==> flow/design.v <==
`timescale 1ns / 1ps
module Decode
	(
	input clk,
	input [31:0] Instruction,
	input RegWrite,
	input [4:0] WriteReg,
	input [31:0] WriteData,
	output [5:0] Opcode,
	output [31:0] Read_Data_1,
	output [31:0] Read_Data_2,
	output [31:0] Sign_Extended_Immediate,
	output [4:0] rt,
	output [4:0] rd
    );
	assign Opcode = Instruction[31:26];
	wire [15:0]Immediate;
	wire [4:0]rs;
	assign rs = Instruction[25:21];
	assign rt = Instruction[20:16];
	assign rd = Instruction[15:11];
	assign Immediate = Instruction[15:0];
	SignExtend Sign_Extend (
		.Value(Immediate), 
		.Sign_Extended_Value(Sign_Extended_Immediate)
	);
	RegisterFile RegFile (
		.clk(clk), 	 
		.RegWrite(RegWrite),  
		.Write_Reg(WriteReg), 
		.Write_Data(WriteData),  
		.Read_Reg_1(rs), 
		.Read_Reg_2(rt), 
		.Read_Data_1(Read_Data_1), 
		.Read_Data_2(Read_Data_2)
	);
endmodule
`timescale 1ns / 1ps
module RegisterFile
	(
	input clk,
	input RegWrite,
	input [4:0] Write_Reg, 
	input [31:0] Write_Data,
	input [4:0] Read_Reg_1,
	input [4:0] Read_Reg_2,
	output  [31:0] Read_Data_1,
	output  [31:0] Read_Data_2
    );
	 reg [31:0] register_file [31:0];
	 integer index;
	 initial begin
		for(index =0;index<32 ; index = index+1) begin
			register_file[index] = index;
		end
	 end
	 assign Read_Data_1 = register_file[Read_Reg_1];
	 assign Read_Data_2 = register_file[Read_Reg_2];
	 always @(posedge clk) begin
		if(RegWrite == 1 && Write_Reg != 0) begin
			register_file[Write_Reg] <= Write_Data;
		end
	 end
endmodule
`timescale 1ns / 1ps
module SignExtend
	(
	input [15:0] Value,
	output [31:0] Sign_Extended_Value
    );
	 assign Sign_Extended_Value = {{16{Value[15]}} , Value[15:0]}; 
endmodule
======== Tool chain data of Decode ========
Tool output for the design above, in the order of the flow.
Lines are those of the file above, counted from 1.
Operators: Yosys type, input widths -> output width; for muxes data width and select width s.
Library cell names are shortened.
Not given: -
set-up
  top module .............................. Decode
  clock port .............................. clk
  standard-cell library ................... sky130hd
  timing corner ........................... tt_025C_1v80

======== After elaboration ========
Counts by Yosys on the flattened word-level netlist (proc, flatten, opt, wreduce; memories kept). Register bits leave out memories and registers merged into their read ports (data or address); mux counts leave out enables and synchronous resets folded into registers. Print and check cells are left out. Cells with the same type and inputs are merged into one.
Memory sizes are those after Yosys's memory passes, which may raise the word count (mostly to a power of two), join words into wider ones and drop unused or constant bits.
cells by class
  muxes and demuxes ....................... 3
  reductions and logical operators ........ 2
operators with widths
  kind               number
  $mux 32            1
  $reduce_bool 5->1  1
  $mux 5             1
  $logic_and 1x1->1  1
  $mux 1             1
bit counts
  memory cells ............................ 1
  memory bits (writable) .................. 1024
  register bits after elaboration ......... 0
  bits of input ports ..................... 71
  output and inout bits ................... 112
memory list
  name                   depth  width  read ports  write ports  RTL line  RTL
  RegFile.register_file  32     32     2           1            50        reg [31:0] register_file [31:0];

======== Longest topological paths ========
Yosys ltp: most cells in a row. Word level: on the elaborated netlist, between registers, memories and ports. Mapped: between sequential cells and ports; inverters and the memories' decode and read muxes count.
depth
  depth after elaboration ................. 3
  ABC_AREA ................................ 0
  mapped depth ............................ 8
  gate-level depth less buffers ........... 5

======== Netlist ========
The flow's flattened synthesis, as Yosys stat reports it; memories are mapped. The netlist is that of the ABC_AREA named above (0 if unset); the other value can give another one.
Totals and module areas in this step are rounded.
mapped netlist
  chip area (Yosys) ....................... 49100 um^2
  standard cells after synthesis .......... 3434
  buffer cells ............................ 301
  flip-flop cells ......................... 1024
cell types
  type      number
  edfxtp_1  1024
  mux2i_1   1024
  a22oi_1   192
  a22o_1    128
  nand3_1   194
  a21oi_1   192
  buf_4     100
  nand2_1   195
  buf_6     37
  a31oi_1   64
  buf_2     79
  nor3_1    64
  clkbuf_1  73
  nor2_1    34
  nand3b_1  5
  buf_1     8
  clkbuf_4  4
  or3b_2    3
Not listed: further types 6, cells in them 14.
By module: a second synthesis without flattening, with its own total; a netlist apart from the flattened one above.
second synthesis, totals
  cells (unflattened synthesis) ........... 3434
  area (unflattened synthesis) ............ 49100 um^2
Each row is one instance without its submodules.
modules
  module        area (um^2)  instances  cells
  RegisterFile  48800        1          3386
  SignExtend    240          1          32
  Decode        120          1          16

======== Worst setup path after synthesis ========
Source: OpenSTA report_checks on the synthesized netlist (no wires, ideal clock, input and output delay 20% of the period each), path of least setup slack; recovery checks are left aside. Register names are those of the netlist, which keeps one name where synthesis merged equal registers.
timing post-synthesis
  path kind ............................... input port to flip-flop
  from .................................... in WriteReg[1]
  to ...................................... mem RegFile.register_file[12][0]
  launch time at the first pin ............ 0.598 ns
  external input delay .................... 0.598 ns
  setup slack ............................. -0.028 ns
  arrival time ............................ 2.597 ns
  stages .................................. 3
  path delay .............................. 2.420 ns
  period .................................. 2.99 ns
  synthesis period reached ................ 3.018 ns
"path delay" = arrival - input delay + setup time.
"stages": output pins that drive a net of the path, with the launching flip-flop's if there is one; two outputs of one cell count as two.
"synthesis period reached" = period - worst setup slack (recovery checks aside). The figure is calculated, with input and output delays left at 20% of the set period.
Between the ends stands the longest chain of elaborated cells between them, by number of cells; it is not shown to be the way that was timed. Of several equally long chains one is given.
Each line given opens the expression or statement behind the cell; cells for indexed reads and writes are added by Yosys, which also makes memories of some case tables.
Only ways into the end's enable, where the timed path ends, are counted here.
between the ends, post-synthesis
  cell sequence ........................... or3b_2 clkbuf_1 nor2_1
  length of the longest elaborated chain .. 3
  elaborated cells on any way between the ends .. 4
ends and longest elaborated chain, post-synthesis
  item               RTL line  RTL
  start, declared    7         input [4:0] WriteReg,
  $reduce_bool 5->1  60        if(RegWrite == 1 && Write_Reg != 0) begin
  $logic_and 1x1->1  60
  $mux 5             60
  end, declared      50        reg [31:0] register_file [31:0];

======== Timing after layout ========
Path of least setup slack in the final report of record 1 (OpenROAD, finished layout, wires in). Where an end is a register, its clock arrival counts in the times.
timing post-layout
  path kind ............................... input port to output port
  from .................................... in Instruction[18]
  to ...................................... out Read_Data_2[9]
  period .................................. 3.11 ns
  setup slack ............................. 0.18 ns
  arrival time ............................ 2.31 ns
  stages .................................. 13
  external input delay .................... 0.62 ns
  launch time at the first pin ............ 0.62 ns
  output delay ............................ 0.62 ns
Between the ends stands the longest chain of elaborated cells between them, by number of cells; it is not shown to be the way that was timed. Of several equally long chains one is given.
The chain passes a memory read, where the word-level depth is cut; so it can be longer than that depth.
between the ends, post-layout
  cell sequence ........................... buf_6 buf_8 nor2b_4 buf_12 buf_12 buf_16 buf_4 a22o_1 nor3_1 buf_4 a31oi_4 nand3_4 buf_6
  length of the longest elaborated chain .. 1
  elaborated cells on any way between the ends .. 1
ends and longest elaborated chain, post-layout
  item             RTL line  RTL
  start, declared  5         input [31:0] Instruction,
  $mem_v2 32x32    50        reg [31:0] register_file [31:0];
  end, declared    11        output [31:0] Read_Data_2,

Settings and measured results of 2 stored flow runs for module Decode (sky130hd), not sorted in any way. The constraints put input and output delay at 20% of the set period each and load the outputs with 0.01 pF.
"achieved period" is the run's clock period less its worst setup slack. It is reckoned from that one timing run; input and output delays stay at 20% of the period that was set.
"worst path time": the worst setup path's part of the clock period (all of it between registers, 20% less for each end at a port) less its slack. A launch clock that arrives late makes it longer, a capture clock that arrives late makes it shorter.
Values from the reports are rounded here.

======== record 1 ========
==> flow/run.sh <==
#!/bin/bash
# the make line also repeats the synthesis and layout settings of config.mk as NAME=value (left out here)
make -C /OpenROAD-flow-scripts/flow DESIGN_CONFIG=/design/flow/config.mk WORK_HOME=/design/flow/orfs CLKGATE_MAP_FILE= finish
==> flow/config.mk <==
export PLATFORM = sky130hd
export DESIGN_NAME = Decode
export DESIGN_NICKNAME = Decode
export VERILOG_FILES = /design/flow/design.v
export SDC_FILE = /design/flow/constraint.sdc
export NUM_CORES = 4
export LEC_CHECK = 0
export CAP_MARGIN = 20
export CORE_MARGIN = 2
export CORE_UTILIZATION = 40
export SETUP_SLACK_MARGIN = 0.22
export SLEW_MARGIN = 20
==> flow/constraint.sdc <==
create_clock -name core_clock -period 3.11 [get_ports {clk}]
set_input_delay 0.6220 -clock core_clock [delete_from_list [all_inputs] [get_ports {clk}]]
set_output_delay 0.6220 -clock core_clock [all_outputs]
set_load 0.01 [all_outputs]

-------- measured, record 1 --------
  smallest hold slack ..................... 0.765 ns
  area of the standard cells in the finished layout .. 62800 um^2
  post-route utilization .................. 51.5%
  total negative slack .................... 0.000 ns
  worst setup slack after layout .......... 0.178 ns
  area of the die ......................... 126000 um^2
  achieved period ......................... 2.932 ns
  worst path time ......................... 1.69 ns
  type of the worst setup path ............ input port to output port
  chip area after synthesis (Yosys) ....... 49100 um^2

======== record 2 ========
==> flow/run.sh <==
#!/bin/bash
# the make line also repeats the synthesis and layout settings of config.mk as NAME=value (left out here)
make -C /OpenROAD-flow-scripts/flow DESIGN_CONFIG=/design/flow/config.mk WORK_HOME=/design/flow/orfs CLKGATE_MAP_FILE= finish
==> flow/config.mk <==
export PLATFORM = sky130hd
export DESIGN_NAME = Decode
export DESIGN_NICKNAME = Decode
export VERILOG_FILES = /design/flow/design.v
export SDC_FILE = /design/flow/constraint.sdc
export NUM_CORES = 4
export LEC_CHECK = 0
export ABC_AREA = 0
export CAP_MARGIN = 20
export CELL_PAD_IN_SITES_DETAIL_PLACEMENT = 1
export CELL_PAD_IN_SITES_GLOBAL_PLACEMENT = 3
export CORE_MARGIN = 4
export CORE_UTILIZATION = 15
export GPL_TIMING_DRIVEN = 1
export HOLD_SLACK_MARGIN = 0.17
export MIN_ROUTING_LAYER = met2
export PLACE_DENSITY_LB_ADDON = 0.03
export SETUP_SLACK_MARGIN = 1.17
export SLEW_MARGIN = 20
==> flow/constraint.sdc <==
create_clock -name core_clock -period 4.4 [get_ports {clk}]
set_input_delay 0.8800 -clock core_clock [delete_from_list [all_inputs] [get_ports {clk}]]
set_output_delay 0.8800 -clock core_clock [all_outputs]
set_load 0.01 [all_outputs]

-------- measured, record 2 --------
  smallest hold slack ..................... 0.592 ns
  area of the standard cells in the finished layout .. 72200 um^2
  post-route utilization .................. 22.2%
  total negative slack .................... 0.000 ns
  worst setup slack after layout .......... 0.795 ns
  area of the die ......................... 337000 um^2
  achieved period ......................... 3.605 ns
  worst path time ......................... 1.84 ns
  type of the worst setup path ............ input port to output port
  chip area after synthesis (Yosys) ....... 49100 um^2
